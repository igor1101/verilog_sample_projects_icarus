==> flow/design.v <==
module fir ( clk, coefs, in, out );
parameter INPUT_SZ = 16;	
parameter COEF_SZ = 16;	
parameter REGS_NUM   = 2;	
localparam MULT_SZ = (INPUT_SZ+COEF_SZ); 
localparam RESULT_SZ = (MULT_SZ+REGS_NUM-1); 
input  wire clk;
input  wire [INPUT_SZ-1:0]in;
input  wire [REGS_NUM*32-1:0]coefs; 
output wire [RESULT_SZ-1:0]out; 
genvar i;
generate
	for( i=0; i<REGS_NUM; i=i+1 )
	begin:registers
		reg [INPUT_SZ-1:0]r=0;
		if(i==0) begin
			always @(posedge clk)
				r <= in;
		end
		else begin
			always @(posedge clk)
				registers[i].r <= registers[i-1].r;
		end
		wire [COEF_SZ-1:0]c;
		assign c = coefs[((REGS_NUM-1-i)*32+COEF_SZ-1):(REGS_NUM-1-i)*32];
		reg [MULT_SZ-1:0]m;
		always @(posedge clk)
			m <= $signed(r) * $signed( c );
		reg [MULT_SZ-1+i:0]a;
		if(i==0) begin
			always @*
				registers[i].a = $signed(registers[i].m);
		end
		else
		begin
			always @*
				registers[i].a = $signed(registers[i].m)+$signed(registers[i-1].a);
		end
	end
endgenerate
reg [RESULT_SZ-1:0]result;
always @(posedge clk)
	result <= registers[REGS_NUM-1].a;
assign out = result;
endmodule
# Tool chain data of fir

What the tools print for fir, step after step.
Line numbers count from 1 in the design file above.
A cell with n/a has no value.

Design top: fir
Clock: clk
Library: sky130hd
Corner: tt_025C_1v80

# After elaboration

Yosys after proc, flatten, opt, wreduce and memory -nomap, before mapping. Enables and synchronous resets that opt folds into registers are not counted as muxes. Memory bits, and registers merged into a memory's read port (data or address), are not among the register bits. Print and check cells are not counted. Equal cells are merged and count once.

Flip-flop bits (word level): 129
Word-level cells: 8
Bits of input ports: 81
Output and inout port bits: 33

Add/sub/neg operators: 1
$mul: 2

Operators by type and width:

| cell                         | number |
| multiplier 16 x 16 -> 32 bit | 2 |
| adder 32 x 32 -> 33 bit      | 1 |

# Depth

Yosys ltp: most cells in a row. Word level: on the elaborated netlist, between registers, memories and ports. Mapped: between sequential cells and ports; inverters and the memories' decode and read muxes count.

Depth in word-level cells: 1
ABC_AREA: 1
Mapped depth: 28

# Synthesis result

The flow's flattened synthesis, as Yosys stat reports it; memories are mapped. The netlist is that of the ABC_AREA named above (0 if unset); the other value can give another one.
Totals and module areas in this step are rounded.

Cell types:

| type                      | number |
| sky130_fd_sc_hd__fa_1     | 525 |
| sky130_fd_sc_hd__inv_1    | 1,034 |
| sky130_fd_sc_hd__nand2_1  | 959 |
| sky130_fd_sc_hd__dfxtp_1  | 129 |
| sky130_fd_sc_hd__ha_1     | 196 |
| sky130_fd_sc_hd__xor2_1   | 55 |
| sky130_fd_sc_hd__clkbuf_1 | 113 |
| sky130_fd_sc_hd__nor2_1   | 112 |
| sky130_fd_sc_hd__a21oi_1  | 83 |
| sky130_fd_sc_hd__nand3_1  | 80 |
| sky130_fd_sc_hd__nand4_1  | 29 |
| sky130_fd_sc_hd__o21ai_0  | 30 |
| sky130_fd_sc_hd__nor2_2   | 21 |
| sky130_fd_sc_hd__nand2_2  | 18 |
| sky130_fd_sc_hd__o21bai_1 | 15 |
| sky130_fd_sc_hd__or2_2    | 11 |
| sky130_fd_sc_hd__nor3_1   | 13 |
| sky130_fd_sc_hd__xnor2_1  | 7 |

Not listed: further types 15, cells in them 52.

Buffer cells: 114
Flip-flop cells: 129
Cell area after synthesis: 26,420 um^2
Cell count: 3,482

# Path before layout

OpenSTA on the mapped netlist: ideal clock, no wires. The path of least setup slack (recovery checks aside). Input and output delay are each 20% of the period. Register names are those of the netlist, which keeps one name where synthesis merged equal registers.

Path type: input -> register
Start point: input port coefs[38]
End point: register registers[0].m[31]
Setup slack: 0.133 ns
External input delay: 1.338 ns
Period: 6.69 ns
Time at the first pin: 1.338 ns
Path delay: 5.219 ns
Stages: 25
Library setup time: 0.112 ns
Arrival: 6.445 ns
Path buffers: 2
Synthesis period reached: 6.557 ns

"path delay" is the arrival time less input delay plus setup time.
"stages": output pins that drive a net of the path, with the launching flip-flop's if there is one; two outputs of one cell count as two.
"synthesis period reached" is the clock period less the worst setup slack; recovery checks do not enter. This is arithmetic on one report: input and output delays are still those of the set period (20% each).
The rows between start and end are the longest chain of elaborated cells between them; the timing report does not say that the signal goes this way. Where chains are equally long, one stands for them.
Each line given opens the expression or statement behind the cell; cells for indexed reads and writes are added by Yosys, which also makes memories of some case tables.

Path through: sky130_fd_sc_hd__clkbuf_1 -> sky130_fd_sc_hd__clkbuf_1 -> sky130_fd_sc_hd__nand2_1 -> sky130_fd_sc_hd__fa_1 -> sky130_fd_sc_hd__inv_1 -> sky130_fd_sc_hd__fa_1 -> sky130_fd_sc_hd__inv_1 -> sky130_fd_sc_hd__fa_1 -> sky130_fd_sc_hd__fa_1 -> sky130_fd_sc_hd__inv_1 -> sky130_fd_sc_hd__fa_1 -> sky130_fd_sc_hd__inv_1 -> sky130_fd_sc_hd__fa_1 -> sky130_fd_sc_hd__inv_1 -> sky130_fd_sc_hd__ha_1 -> sky130_fd_sc_hd__nand2_1 -> sky130_fd_sc_hd__inv_1 -> sky130_fd_sc_hd__nand2_1 -> sky130_fd_sc_hd__nor3_1 -> sky130_fd_sc_hd__and2_1 -> sky130_fd_sc_hd__nand2_1 -> sky130_fd_sc_hd__nand2_1 -> sky130_fd_sc_hd__inv_1 -> sky130_fd_sc_hd__nand2_1 -> sky130_fd_sc_hd__nand2_1
Cells in the longest elaborated chain: 1
Elaborated cells between the ends (all ways): 1
RTL lines with such cells: 1
Those cells by class: 1 x mul

Ends and longest elaborated chain, post-synthesis:

| item                         | line | text |
| start, declared              | 9    | `input  wire [REGS_NUM*32-1:0]coefs;` |
| multiplier 16 x 16 -> 32 bit | 28   | `m <= $signed(r) * $signed( c );` |
| end, assigned                | 28   |  |
| end, declared                | 26   | `reg [MULT_SZ-1:0]m;` |

# Path in the finished layout

From the final timing report of run A: the path of least setup slack in the routed layout; clock arrival at registers is part of the times.

Path type: input -> register
Start point: input port coefs[36]
End point: register registers[0].m[31]
Library setup time: 0.10 ns
Setup slack: 3.43 ns
External input delay: 2.34 ns
Stages: 24
Arrival: 8.62 ns
Time at the first pin: 2.34 ns
Period: 11.7 ns
Path buffers: 1

The rows between start and end are the longest chain of elaborated cells between them; the timing report does not say that the signal goes this way. Where chains are equally long, one stands for them.

Path through: sky130_fd_sc_hd__clkdlybuf4s50_1 -> sky130_fd_sc_hd__nand2_1 -> sky130_fd_sc_hd__fa_1 -> sky130_fd_sc_hd__inv_1 -> sky130_fd_sc_hd__fa_1 -> sky130_fd_sc_hd__inv_1 -> sky130_fd_sc_hd__fa_1 -> sky130_fd_sc_hd__fa_1 -> sky130_fd_sc_hd__inv_1 -> sky130_fd_sc_hd__fa_1 -> sky130_fd_sc_hd__inv_1 -> sky130_fd_sc_hd__fa_1 -> sky130_fd_sc_hd__inv_1 -> sky130_fd_sc_hd__ha_1 -> sky130_fd_sc_hd__nand2_1 -> sky130_fd_sc_hd__inv_1 -> sky130_fd_sc_hd__nand2_1 -> sky130_fd_sc_hd__nor3_1 -> sky130_fd_sc_hd__and2_1 -> sky130_fd_sc_hd__nand2_1 -> sky130_fd_sc_hd__nand2_1 -> sky130_fd_sc_hd__inv_1 -> sky130_fd_sc_hd__nand2_1 -> sky130_fd_sc_hd__nand2_1
Cells in the longest elaborated chain: 1
Elaborated cells between the ends (all ways): 1
RTL lines with such cells: 1
Those cells by class: 1 x mul

Ends and longest elaborated chain, after layout:

| item                         | line | text |
| start, declared              | 9    | `input  wire [REGS_NUM*32-1:0]coefs;` |
| multiplier 16 x 16 -> 32 bit | 28   | `m <= $signed(r) * $signed( c );` |
| end, assigned                | 28   |  |
| end, declared                | 26   | `reg [MULT_SZ-1:0]m;` |

Subject: flow runs of fir

Hi,

Record of 2 stored runs of the RTL-to-layout flow on fir, platform sky130hd. The runs are unordered. Constraints: input delay and output delay 20% of the set period each, output load 0.01 pF.
"clock period reached": clock period set for the run, less the worst setup slack. It is reckoned from that one timing run; input and output delays stay at 20% of the period that was set.
"time used up by the worst setup path" is the time allowed to the run's worst setup path (the clock period less input and output delay, where it has them) less its slack. Clock arrival times count: a late capture clock shortens it, a late launch clock lengthens it.
Results are given in rounded form.
Among the settings, n/a means not set for that run.

| name                                      | run A             | run B             |
| period_ns                                 | 11.7              | 10.6              |
| CORE_UTILIZATION                          | 65                | 58                |
| SETUP_SLACK_MARGIN                        | -0.42             | n/a               |
| PLACE_DENSITY_LB_ADDON                    | 0.11              | 0.0               |
| TNS_END_PERCENT                           | 90                | n/a               |
| ABC_AREA                                  | 1                 | n/a               |
| GPL_ROUTABILITY_DRIVEN                    | 0                 | n/a               |
| CTS_CLUSTER_DIAMETER                      | 207               | 187               |
| CAP_MARGIN                                | 20                | 20                |
| CORE_MARGIN                               | 2                 | 2                 |
| SLEW_MARGIN                               | 20                | 20                |
| CORE_ASPECT_RATIO                         | n/a               | 0.99              |
| GPL_TIMING_DRIVEN                         | n/a               | 1                 |
| CTS_CLUSTER_SIZE                          | n/a               | 50                |
| synthesized cell area (um^2)              | 26,420            | 23,950            |
| clock period reached (ns)                 | 8.271             | 8.484             |
| sum of negative setup slack (ns)          | 0.000             | 0.000             |
| time used up by the worst setup path (ns) | 5.93              | 6.36              |
| worst path kind                           | input -> register | input -> register |
| utilization of the finished layout        | 0.703             | 0.63              |
| worst setup slack after layout (ns)       | 3.429             | 2.116             |
| standard-cell area after layout (um^2)    | 28,080            | 25,830            |
| lowest hold slack (ns)                    | 0.455             | 0.465             |
| die size (um^2)                           | 42,280            | 42,940            |

Regards
