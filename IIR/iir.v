==> flow/design.v <==
module iir ( clk, coefsA, coefsB, in, out );
parameter INPUT_SZ = 16;	
parameter COEFA_SZ = 16;	
parameter COEFB_SZ = 16;	
parameter REGSA_NUM = 2;	
parameter REGSB_NUM = 2;	
localparam MULTA_SZ = (INPUT_SZ+COEFA_SZ); 
localparam MULTB_SZ = (INPUT_SZ+COEFB_SZ); 
localparam RESULT_SZ = (MULTA_SZ+REGSA_NUM-1); 
input  wire clk;
input  wire [INPUT_SZ-1:0]in;
input  wire [REGSA_NUM*32-1:0]coefsA; 
input  wire [REGSB_NUM*32-1:0]coefsB; 
output wire [RESULT_SZ-1:0]out; 
reg [RESULT_SZ-1:0]yi = 0;
genvar i;
generate
	for( i=0; i<REGSA_NUM; i=i+1 )
	begin:registers
		reg [INPUT_SZ-1:0]r=0;
		if(i==0) begin
			always @(posedge clk)
				r <= in;
		end
		else begin
			always @(posedge clk)
				registers[i].r <= registers[i-1].r;
		end
		wire [COEFA_SZ-1:0]c;
		assign c = coefsA[((REGSA_NUM-1-i)*32+COEFA_SZ-1):(REGSA_NUM-1-i)*32];
		reg [MULTA_SZ-1:0]m;
		always @(posedge clk)
			m <= $signed(r) * $signed( c );
		reg [MULTA_SZ-1+i:0]a;
		if(i==0) begin
			always @*
				registers[i].a = $signed(registers[i].m);
		end
		else
		begin
			always @*
				registers[i].a = $signed(registers[i].m)+$signed(registers[i-1].a);
		end
	end
endgenerate
genvar k;
generate
	for( k=0; k<REGSB_NUM; k=k+1 )
	begin:registersy
		reg [INPUT_SZ-1:0]r=0;
		if(k==0) begin
			always @(posedge clk)
				r <= in;
		end
		else begin
			always @(posedge clk)
				registersy[k].r <= registersy[k-1].r;
		end
		wire [COEFA_SZ-1:0]c;
		assign c = coefsB[((REGSB_NUM-1-k)*32+COEFB_SZ-1):(REGSB_NUM-1-k)*32];
		reg [MULTB_SZ-1:0]m;
		always @(posedge clk)
			m <= $signed(r) * $signed( c );
		reg [MULTB_SZ-1+k:0]a;
		if(k==0) begin
			always @*
				registersy[k].a = $signed(registersy[k].m);
		end
		else
		begin
			always @*
				registersy[k].a = $signed(registersy[k].m)+$signed(registersy[k-1].a);
		end
	end
endgenerate
reg [7:0]init=0;
reg init_b=0;
reg [RESULT_SZ-1:0]result;
always @(posedge clk) begin
	if(init == REGSA_NUM)
		init_b = 1;
	else if (init_b) begin
		yi <= result;
	end
	init <= init + 1;
	result <= registers[REGSA_NUM-1].a + registersy[REGSB_NUM-1].a;
end
assign out = result;
endmodule
### From RTL to reports: iir

The steps from the RTL of iir to its reports follow in flow order.
Lines are those of the file above, counted from 1.
Operators: Yosys type, input widths -> output width; for muxes data width and select width s.
A cell with -- has no value.

| set-up | value |
|---|---|
| top module | iir |
| clock port | clk |
| standard-cell library | sky130hd |
| library corner | tt_025C_1v80 |

### After elaboration

Yosys after proc, flatten, opt, wreduce and memory -nomap, before mapping. Enables and synchronous resets that opt folds into registers are not counted as muxes. Memory bits, and registers merged into a memory's read port (data or address), are not among the register bits. Print and check cells are not counted. Equal cells are merged and count once.

| storage and ports | value |
|---|---|
| output and inout bits | 33 |
| register bits after elaboration | 193 |
| input bits | 145 |
| cells after elaboration | 14 |

| cells by class | value |
|---|---|
| multipliers | 4 |
| add/sub/neg operators | 3 |

Operators by type and width:

| operator | count |
|---|---|
| $mul 16x16->32 | 4 |
| $add 32x32->33 | 2 |
| $add 33x33->33 | 1 |

### Depth

Depth = most cells in a row (Yosys ltp): at word level without a register or memory, in the mapped netlist without a sequential cell, where the memories' decode and read muxes count.

| depth | value |
|---|---|
| depth after elaboration | 2 |
| ABC_AREA | 0 |
| mapped depth | 23 |
| gate-level depth less buffers | 22 |

### Mapped cells and area

Yosys stat after the flow's synthesis: flattened, memories mapped to cells. It holds for the ABC_AREA given above (unset counts as 0); a run with the other value may have another netlist.

| mapped netlist | value |
|---|---|
| buffer cells | 164 |
| sequential part of the area | 0.0038637 mm^2 |
| standard cells after synthesis | 4828 |
| cell area after synthesis | 0.0460316 mm^2 |
| flip-flop cells | 193 |

Cells by type:

| cell | count | total area (um^2) |
|---|---|---|
| sky130_fd_sc_hd__fa_1 | 1112 | 2.23E+04 |
| sky130_fd_sc_hd__ha_1 | 360 | 4504.32 |
| sky130_fd_sc_hd__inv_1 | 1172 | 4.4E+03 |
| sky130_fd_sc_hd__dfxtp_1 | 193 | 3.86E+03 |
| sky130_fd_sc_hd__and2_1 | 503 | 3.15E+03 |
| sky130_fd_sc_hd__nand2_1 | 530 | 1.99E+03 |
| sky130_fd_sc_hd__xnor2_1 | 132 | 1.16E+03 |
| sky130_fd_sc_hd__clkbuf_1 | 162 | 608.083 |
| sky130_fd_sc_hd__a21oi_1 | 115 | 575.552 |
| sky130_fd_sc_hd__nor2_1 | 98 | 367.853 |
| sky130_fd_sc_hd__a21o_1 | 44 | 330.317 |
| sky130_fd_sc_hd__xor2_1 | 34 | 297.786 |
| sky130_fd_sc_hd__o21ai_0 | 43 | 215.206 |
| sky130_fd_sc_hd__o21bai_1 | 24 | 180.173 |
| sky130_fd_sc_hd__nand2b_1 | 28 | 175.168 |
| sky130_fd_sc_hd__nor3_1 | 31 | 155.149 |
| sky130_fd_sc_hd__o21ai_1 | 28 | 140.134 |
| sky130_fd_sc_hd__a211oi_1 | 18 | 135.13 |

Not listed: further types 51, cells in them 201.

### Worst setup path after synthesis

OpenSTA on the mapped netlist: ideal clock, no wires. The path of least setup slack (recovery checks aside). Input and output delay are each 20% of the period. Register names are those of the netlist, which keeps one name where synthesis merged equal registers.

| timing post-synthesis | value |
|---|---|
| path type | input to register |
| from | input coefsA[1] |
| to | register registers[1].m[31] |
| stages | 20 |
| period | 9.29 ns |
| launch time at the first pin | 1.858 ns |
| path slack | 1.880 ns |
| input delay | 1.858 ns |
| required time | 9.169 ns |
| arrival | 7.290 ns |
| library setup time | 0.121 ns |
| buffers on the path | 1 |
| path delay | 5.553 ns |
| synthesis period reached | 7.41 ns |

"path delay" is the arrival time less input delay plus setup time.
"stages" counts driving pins, that of a launching flip-flop among them; a cell with two outputs on the path counts twice.
"synthesis period reached" is the clock period less the worst setup slack; recovery checks do not enter. This is arithmetic on one report: input and output delays are still those of the set period (20% each).
The rows between start and end are the longest chain of elaborated cells between them; the timing report does not say that the signal goes this way. Where chains are equally long, one stands for them.
A line is the first line of the expression or statement that the cell stems from. Yosys adds cells for indexed reads and writes and turns some case tables into memories.

| on the way, post-synthesis | value |
|---|---|
| cells stage by stage | sky130_fd_sc_hd__clkbuf_1 > sky130_fd_sc_hd__nand2_1 > sky130_fd_sc_hd__inv_1 > sky130_fd_sc_hd__fa_1 > sky130_fd_sc_hd__fa_1 > sky130_fd_sc_hd__fa_1 > sky130_fd_sc_hd__fa_1 > sky130_fd_sc_hd__fa_1 > sky130_fd_sc_hd__inv_1 > sky130_fd_sc_hd__fa_1 > sky130_fd_sc_hd__inv_1 > sky130_fd_sc_hd__ha_1 > sky130_fd_sc_hd__nand2_1 > sky130_fd_sc_hd__nor3_1 > sky130_fd_sc_hd__a21oi_1 > sky130_fd_sc_hd__o21ai_0 > sky130_fd_sc_hd__a31oi_1 > sky130_fd_sc_hd__o311ai_1 > sky130_fd_sc_hd__a21oi_1 > sky130_fd_sc_hd__xnor2_1 |
| cells in the longest elaborated chain | 1 |
| elaborated cells on any way between the ends | 1 |
| source lines of those cells | 1 |
| those cells by class | 1 x mul |

RTL lines, path post-synthesis:

| item | line | text |
|---|---|---|
| start, declared | 12 | `input  wire [REGSA_NUM*32-1:0]coefsA;` |
| $mul 16x16->32 | 33 | `m <= $signed(r) * $signed( c );` |
| end, assigned | 33 |  |
| end, declared | 31 | `reg [MULTA_SZ-1:0]m;` |

### Path in the finished layout

Path of least setup slack in the final report of record 1 (OpenROAD, finished layout, wires in). Where an end is a register, its clock arrival counts in the times.

| timing after layout | value |
|---|---|
| path type | input to register |
| from | input coefsA[2] |
| to | register registers[1].m[24] |
| required time | 8.76 ns |
| input delay | 1.67 ns |
| launch time at the first pin | 1.67 ns |
| library setup time | 0.08 ns |
| stages | 19 |
| buffers on the path | 2 |
| period | 8.35 ns |
| arrival | 8.24 ns |
| path slack | 0.52 ns |

The rows between start and end are the longest chain of elaborated cells between them; the timing report does not say that the signal goes this way. Where chains are equally long, one stands for them.

| on the way, after layout | value |
|---|---|
| cells stage by stage | sky130_fd_sc_hd__clkdlybuf4s50_1 > sky130_fd_sc_hd__buf_4 > sky130_fd_sc_hd__nand2_1 > sky130_fd_sc_hd__fa_1 > sky130_fd_sc_hd__fa_1 > sky130_fd_sc_hd__fa_1 > sky130_fd_sc_hd__fa_1 > sky130_fd_sc_hd__inv_1 > sky130_fd_sc_hd__fa_1 > sky130_fd_sc_hd__fa_1 > sky130_fd_sc_hd__ha_1 > sky130_fd_sc_hd__a21oi_1 > sky130_fd_sc_hd__o21ai_1 > sky130_fd_sc_hd__a221o_1 > sky130_fd_sc_hd__a311oi_1 > sky130_fd_sc_hd__o21ai_1 > sky130_fd_sc_hd__a31o_1 > sky130_fd_sc_hd__a21oi_1 > sky130_fd_sc_hd__xnor2_1 |
| cells in the longest elaborated chain | 1 |
| elaborated cells on any way between the ends | 1 |
| source lines of those cells | 1 |
| those cells by class | 1 x mul |

RTL lines, path after layout:

| item | line | text |
|---|---|---|
| start, declared | 12 | `input  wire [REGSA_NUM*32-1:0]coefsA;` |
| $mul 16x16->32 | 33 | `m <= $signed(r) * $signed( c );` |
| end, assigned | 33 |  |
| end, declared | 31 | `reg [MULTA_SZ-1:0]m;` |

Design iir on sky130hd. What follows are 2 stored runs of the flow, each under its own settings; their order means nothing. The constraints put input and output delay at 20% of the set period each and load the outputs with 0.01 pF.
By "critical setup path time" is meant the share of the clock period that the worst setup path is allowed (20% is reserved at inputs, 20% at outputs), minus its slack. Clock arrival times at its registers enter into it.

## Record 1

==> flow/run.sh <==
#!/bin/bash
# the make line also repeats the synthesis and layout settings of config.mk as NAME=value (left out here)
make -C /OpenROAD-flow-scripts/flow DESIGN_CONFIG=/design/flow/config.mk WORK_HOME=/design/flow/orfs CLKGATE_MAP_FILE= finish
==> flow/config.mk <==
export PLATFORM = sky130hd
export DESIGN_NAME = iir
export DESIGN_NICKNAME = iir
export VERILOG_FILES = /design/flow/design.v
export SDC_FILE = /design/flow/constraint.sdc
export NUM_CORES = 4
export LEC_CHECK = 0
export CAP_MARGIN = 20
export CORE_MARGIN = 2
export CORE_UTILIZATION = 40
export SLEW_MARGIN = 20
==> flow/constraint.sdc <==
create_clock -name core_clock -period 8.35 [get_ports {clk}]
set_input_delay 1.6700 -clock core_clock [delete_from_list [all_inputs] [get_ports {clk}]]
set_output_delay 1.6700 -clock core_clock [all_outputs]
set_load 0.01 [all_outputs]

| result of record 1 | value |
|---|---|
| netlist area reported by Yosys | 0.0460316 mm^2 |
| die footprint | 0.11781 mm^2 |
| standard-cell area after routing | 0.0503333 mm^2 |
| worst setup slack after layout | 0.523 ns |
| setup total negative slack | 0.000 ns |
| post-route worst hold slack | 0.521 ns |
| critical setup path time | 6.16 ns |
| worst setup path kind | input to register |

## Record 2

==> flow/run.sh <==
#!/bin/bash
# the make line also repeats the synthesis and layout settings of config.mk as NAME=value (left out here)
make -C /OpenROAD-flow-scripts/flow DESIGN_CONFIG=/design/flow/config.mk WORK_HOME=/design/flow/orfs CLKGATE_MAP_FILE= finish
==> flow/config.mk <==
export PLATFORM = sky130hd
export DESIGN_NAME = iir
export DESIGN_NICKNAME = iir
export VERILOG_FILES = /design/flow/design.v
export SDC_FILE = /design/flow/constraint.sdc
export NUM_CORES = 4
export LEC_CHECK = 0
export ABC_AREA = 0
export CAP_MARGIN = 10
export CORE_MARGIN = 2
export CORE_UTILIZATION = 15
export CTS_CLUSTER_DIAMETER = 380
export CTS_CLUSTER_SIZE = 35
export GPL_TIMING_DRIVEN = 0
export SETUP_SLACK_MARGIN = -1.02
export SLEW_MARGIN = 35
export TNS_END_PERCENT = 20
==> flow/constraint.sdc <==
create_clock -name core_clock -period 12.6 [get_ports {clk}]
set_input_delay 2.5200 -clock core_clock [delete_from_list [all_inputs] [get_ports {clk}]]
set_output_delay 2.5200 -clock core_clock [all_outputs]
set_load 0.01 [all_outputs]

| result of record 2 | value |
|---|---|
| netlist area reported by Yosys | 0.0460316 mm^2 |
| die footprint | 0.311325 mm^2 |
| standard-cell area after routing | 0.0529583 mm^2 |
| worst setup slack after layout | 2.830 ns |
| setup total negative slack | 0.000 ns |
| post-route worst hold slack | 0.473 ns |
| critical setup path time | 7.25 ns |
| worst setup path kind | input to register |
